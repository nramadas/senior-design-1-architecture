==> flow/design.v <==
module mult_stage(clock,
                  reset,
                  enable,
                  product_in,
                  mplier_in,
                  mcand_in,
                  ROB_num_in,
                  PRN_num_in,
                  start,
                  product_out,
                  mplier_out,
                  mcand_out,
                  ROB_num_out,
                  PRN_num_out,
                  done);
  input         clock,  reset,  start,  enable;
  input [63:0]  product_in, mplier_in, mcand_in;
  input  [5:0]  ROB_num_in;
  input  [6:0]  PRN_num_in;
  output        done;
  output [63:0] product_out, mplier_out, mcand_out;
  output  [5:0] ROB_num_out;
  output  [6:0] PRN_num_out;
  reg  [63:0]   prod_in_reg, partial_prod_reg;
  wire [63:0]   partial_product, next_mplier, next_mcand;
  wire  [5:0]   next_ROB_num;
  wire  [6:0]   next_PRN_num;
  reg [63:0]    mplier_out, mcand_out;
  reg  [5:0]    ROB_num_out;
  reg  [6:0]    PRN_num_out;
  reg done;
  assign product_out = prod_in_reg + partial_prod_reg;
  assign partial_product = mplier_in[15:0] * mcand_in;
  assign next_mplier = {16'b0,mplier_in[63:16]};
  assign next_mcand = {mcand_in[47:0],16'b0};
  assign next_ROB_num = ROB_num_in;
  assign next_PRN_num = PRN_num_in;
  always @(posedge clock)
  begin
    if(enable)
    begin
    prod_in_reg      <= #1 product_in;
    partial_prod_reg <= #1 partial_product;
    mplier_out       <= #1 next_mplier;
    mcand_out        <= #1 next_mcand;
    ROB_num_out      <= #1 next_ROB_num;
    PRN_num_out      <= #1 next_PRN_num;
    end
  end
  always @(posedge clock)
  begin
    if(reset)
      done <= #1 1'b0;
    else
      done <= #1 start;
  end
endmodule
From RTL to reports: mult_stage
The steps from the RTL of mult_stage to its reports follow in flow order.
Line numbers count from 1 in the design file above.
Operators: Yosys type, input widths -> output width; for muxes data width and select width s.
Library cell names are shortened.
Not given: n/a
- design top: mult_stage
- clock input: clock
- cell library: sky130hd
- corner: tt_025C_1v80

After elaboration
Source: Yosys, flattened and elaborated, memories not mapped. Widths are those after wreduce; folded enables and synchronous resets count as part of the registers. Registers that Yosys merges into a memory's read port (data or address) are not register bits. Print and check cells do not count. Equal cells are merged and count once.
- register bits at 238
- bits of input ports: 209
- noted output and inout bits: 206
- word-level cells at 9
- noted add/sub/neg operators: 1
- multiply operators: 1
- operator list (cell ; number):
    $mul 16x64->64 ; 1
    $add 64x64->64 ; 1

Logic depth
Depth = most cells in a row (Yosys ltp): at word level without a register or memory, in the mapped netlist without a sequential cell, where the memories' decode and read muxes count.
- depth after elaboration at 1
- ABC_AREA at 0
- mapped depth: 26
- depth with buffers taken out: 23

Mapped cells and area
Yosys stat after the flow's synthesis: flattened, memories mapped to cells. It holds for the ABC_AREA given above (unset counts as 0); a run with the other value may have another netlist.
- cell count at 3984
- synthesis area at 37927.6 µm²
- sequential part of the area at 7136.8 µm²
- flip-flops at 238
- buffers: 226
- cell types (cell ; number ; total area (µm²)):
    fa_1 ; 753 ; 1.51E+04
    edfxtp_1 ; 237 ; 7.12E+03
    inv_1 ; 822 ; 3.09E+03
    nand2_1 ; 731 ; 2.74E+03
    ha_1 ; 160 ; 2001.92
    and2_1 ; 275 ; 1720.4
    xnor2_1 ; 96 ; 840.806
    clkbuf_1 ; 181 ; 679.402
    a21oi_1 ; 131 ; 655.629
    a21o_1 ; 63 ; 472.954
    xor2_1 ; 43 ; 376.611
    o21ai_0 ; 66 ; 330.317
    nor2_1 ; 71 ; 266.506
    buf_4 ; 32 ; 240.23
    o21bai_1 ; 28 ; 210.202
    nand4_1 ; 26 ; 162.656
    nor3_1 ; 28 ; 140.134
    nand3_1 ; 25 ; 125.12
Not listed: further types 59, cells in them 216.

Worst setup path after synthesis
Source: OpenSTA report_checks on the synthesized netlist (no wires, ideal clock, input and output delay 20% of the period each), path of least setup slack; recovery checks are left aside. Register names are those of the netlist, which keeps one name where synthesis merged equal registers.
- path kind: input to register
- start: in mplier_in[8]
- end: reg partial_prod_reg[57]
- noted clock period: 13.2 ns
- input delay: 2.640 ns
- noted setup time: 0.262 ns
- time at the first pin: 2.640 ns
- noted data arrival time: 8.700 ns
- noted data required time: 12.938 ns
- path slack: 4.238 ns
- delay of the path: 6.322 ns
- stages: 26
- buffers on the path: 3
- synthesis period reached at 8.962 ns
"delay of the path" is the arrival time less input delay plus setup time.
"stages" counts driving pins, that of a launching flip-flop among them; a cell with two outputs on the path counts twice.
"synthesis period reached" is the clock period less the worst setup slack; recovery checks do not enter. This is arithmetic on one report: input and output delays are still those of the set period (20% each).
Between the ends stands the longest chain of elaborated cells between them, by number of cells; it is not shown to be the way that was timed. Of several equally long chains one is given.
Each line given opens the expression or statement behind the cell; cells for indexed reads and writes are added by Yosys, which also makes memories of some case tables.
- cell sequence: clkbuf_1 > clkbuf_1 > nand2_1 > fa_1 > inv_1 > fa_1 > inv_1 > fa_1 > inv_1 > fa_1 > fa_1 > inv_1 > fa_1 > inv_1 > ha_1 > buf_2 > a21oi_1 > o21ai_1 > a221o_1 > nor4_2 > o31a_1 > a31o_4 > o21ai_2 > o41ai_2 > o21ai_1 > xor2_1
- noted length of the longest elaborated chain: 1
- noted elaborated cells between the ends (all ways): 1
- source lines of those cells at 1
- those cells by class: mul: 1
- ends and longest elaborated chain, post-synthesis (what ; RTL line ; source):
    start: declaration ; 17 ;
    $mul 16x64->64 ; 33 ;
    end: assignment ; 43 ;
    end: declaration ; 24 ; reg  [63:0]   prod_in_reg, partial_prod_reg;

Path in the finished layout
From the final timing report of run 1: the path of least setup slack in the routed layout; clock arrival at registers is part of the times.
- path kind: input to register
- start: in mcand_in[15]
- end: reg partial_prod_reg[59]
- noted clock period: 8.92 ns
- input delay: 1.78 ns
- noted setup time: 0.25 ns
- time at the first pin: 1.78 ns
- noted data arrival time: 8.81 ns
- noted data required time: 9.26 ns
- path slack: 0.45 ns
- stages: 24
- buffers on the path: 2
Between the ends stands the longest chain of elaborated cells between them, by number of cells; it is not shown to be the way that was timed. Of several equally long chains one is given.
- cell sequence: clkdlybuf4s50_1 > and2_1 > fa_1 > inv_1 > fa_1 > fa_1 > inv_1 > fa_1 > fa_1 > inv_1 > fa_1 > inv_1 > ha_1 > and4_1 > nand3_1 > nor4b_2 > nor4_2 > buf_4 > nor4_1 > o211a_1 > o21ai_1 > nand2_1 > a311oi_2 > xnor2_1
- noted length of the longest elaborated chain: 1
- noted elaborated cells between the ends (all ways): 1
- source lines of those cells at 1
- those cells by class: mul: 1
- ends and longest elaborated chain, post-layout (what ; RTL line ; source):
    start: declaration ; 17 ;
    $mul 16x64->64 ; 33 ;
    end: assignment ; 43 ;
    end: declaration ; 24 ; reg  [63:0]   prod_in_reg, partial_prod_reg;

==> results <==
Measured data: module mult_stage, platform sky130hd, 2 stored runs of the flow under differing settings, order arbitrary. Input and output delays are each 20% of the period that was set; the output load is 0.01 pF.
"time on the worst setup path" = time allowed to the worst setup path (clock period - input delay - output delay, where it has them) - its slack; a late launch clock adds to it, a late capture clock takes from it.

Run 1
Settings were period_ns = 8.92; SETUP_SLACK_MARGIN = -0.59; CAP_MARGIN = 20; CORE_MARGIN = 2; CORE_UTILIZATION = 40; SLEW_MARGIN = 20
- noted the time on the worst setup path: 6.69 ns
- worst setup path kind: input to register
- utilization after layout at 0.483
- standard-cell area after layout at 45224.6 µm²
- chip area after synthesis (Yosys) at 37927.6 µm²
- noted the smallest setup slack: 0.449 ns
- post-route setup TNS: 0.000 ns
- noted the area inside the die boundary: 97297.2 µm²

Run 2
Settings were period_ns = 10.1; CORE_UTILIZATION = 18; SETUP_SLACK_MARGIN = -0.5; CORE_ASPECT_RATIO = 0.76; CORE_MARGIN = 6; CELL_PAD_IN_SITES_GLOBAL_PLACEMENT = 3; ABC_AREA = 1; GPL_TIMING_DRIVEN = 1; GPL_ROUTABILITY_DRIVEN = 1; CTS_CLUSTER_SIZE = 14; CTS_CLUSTER_DIAMETER = 208; CAP_MARGIN = 0; SLEW_MARGIN = 35; MIN_ROUTING_LAYER = met2
- noted the time on the worst setup path: 7.17 ns
- worst setup path kind: input to register
- utilization after layout at 0.22
- standard-cell area after layout at 49246.0 µm²
- chip area after synthesis (Yosys) at 40790.4 µm²
- noted the smallest setup slack: 0.915 ns
- post-route setup TNS: 0.000 ns
- noted the area inside the die boundary: 238289.0 µm²
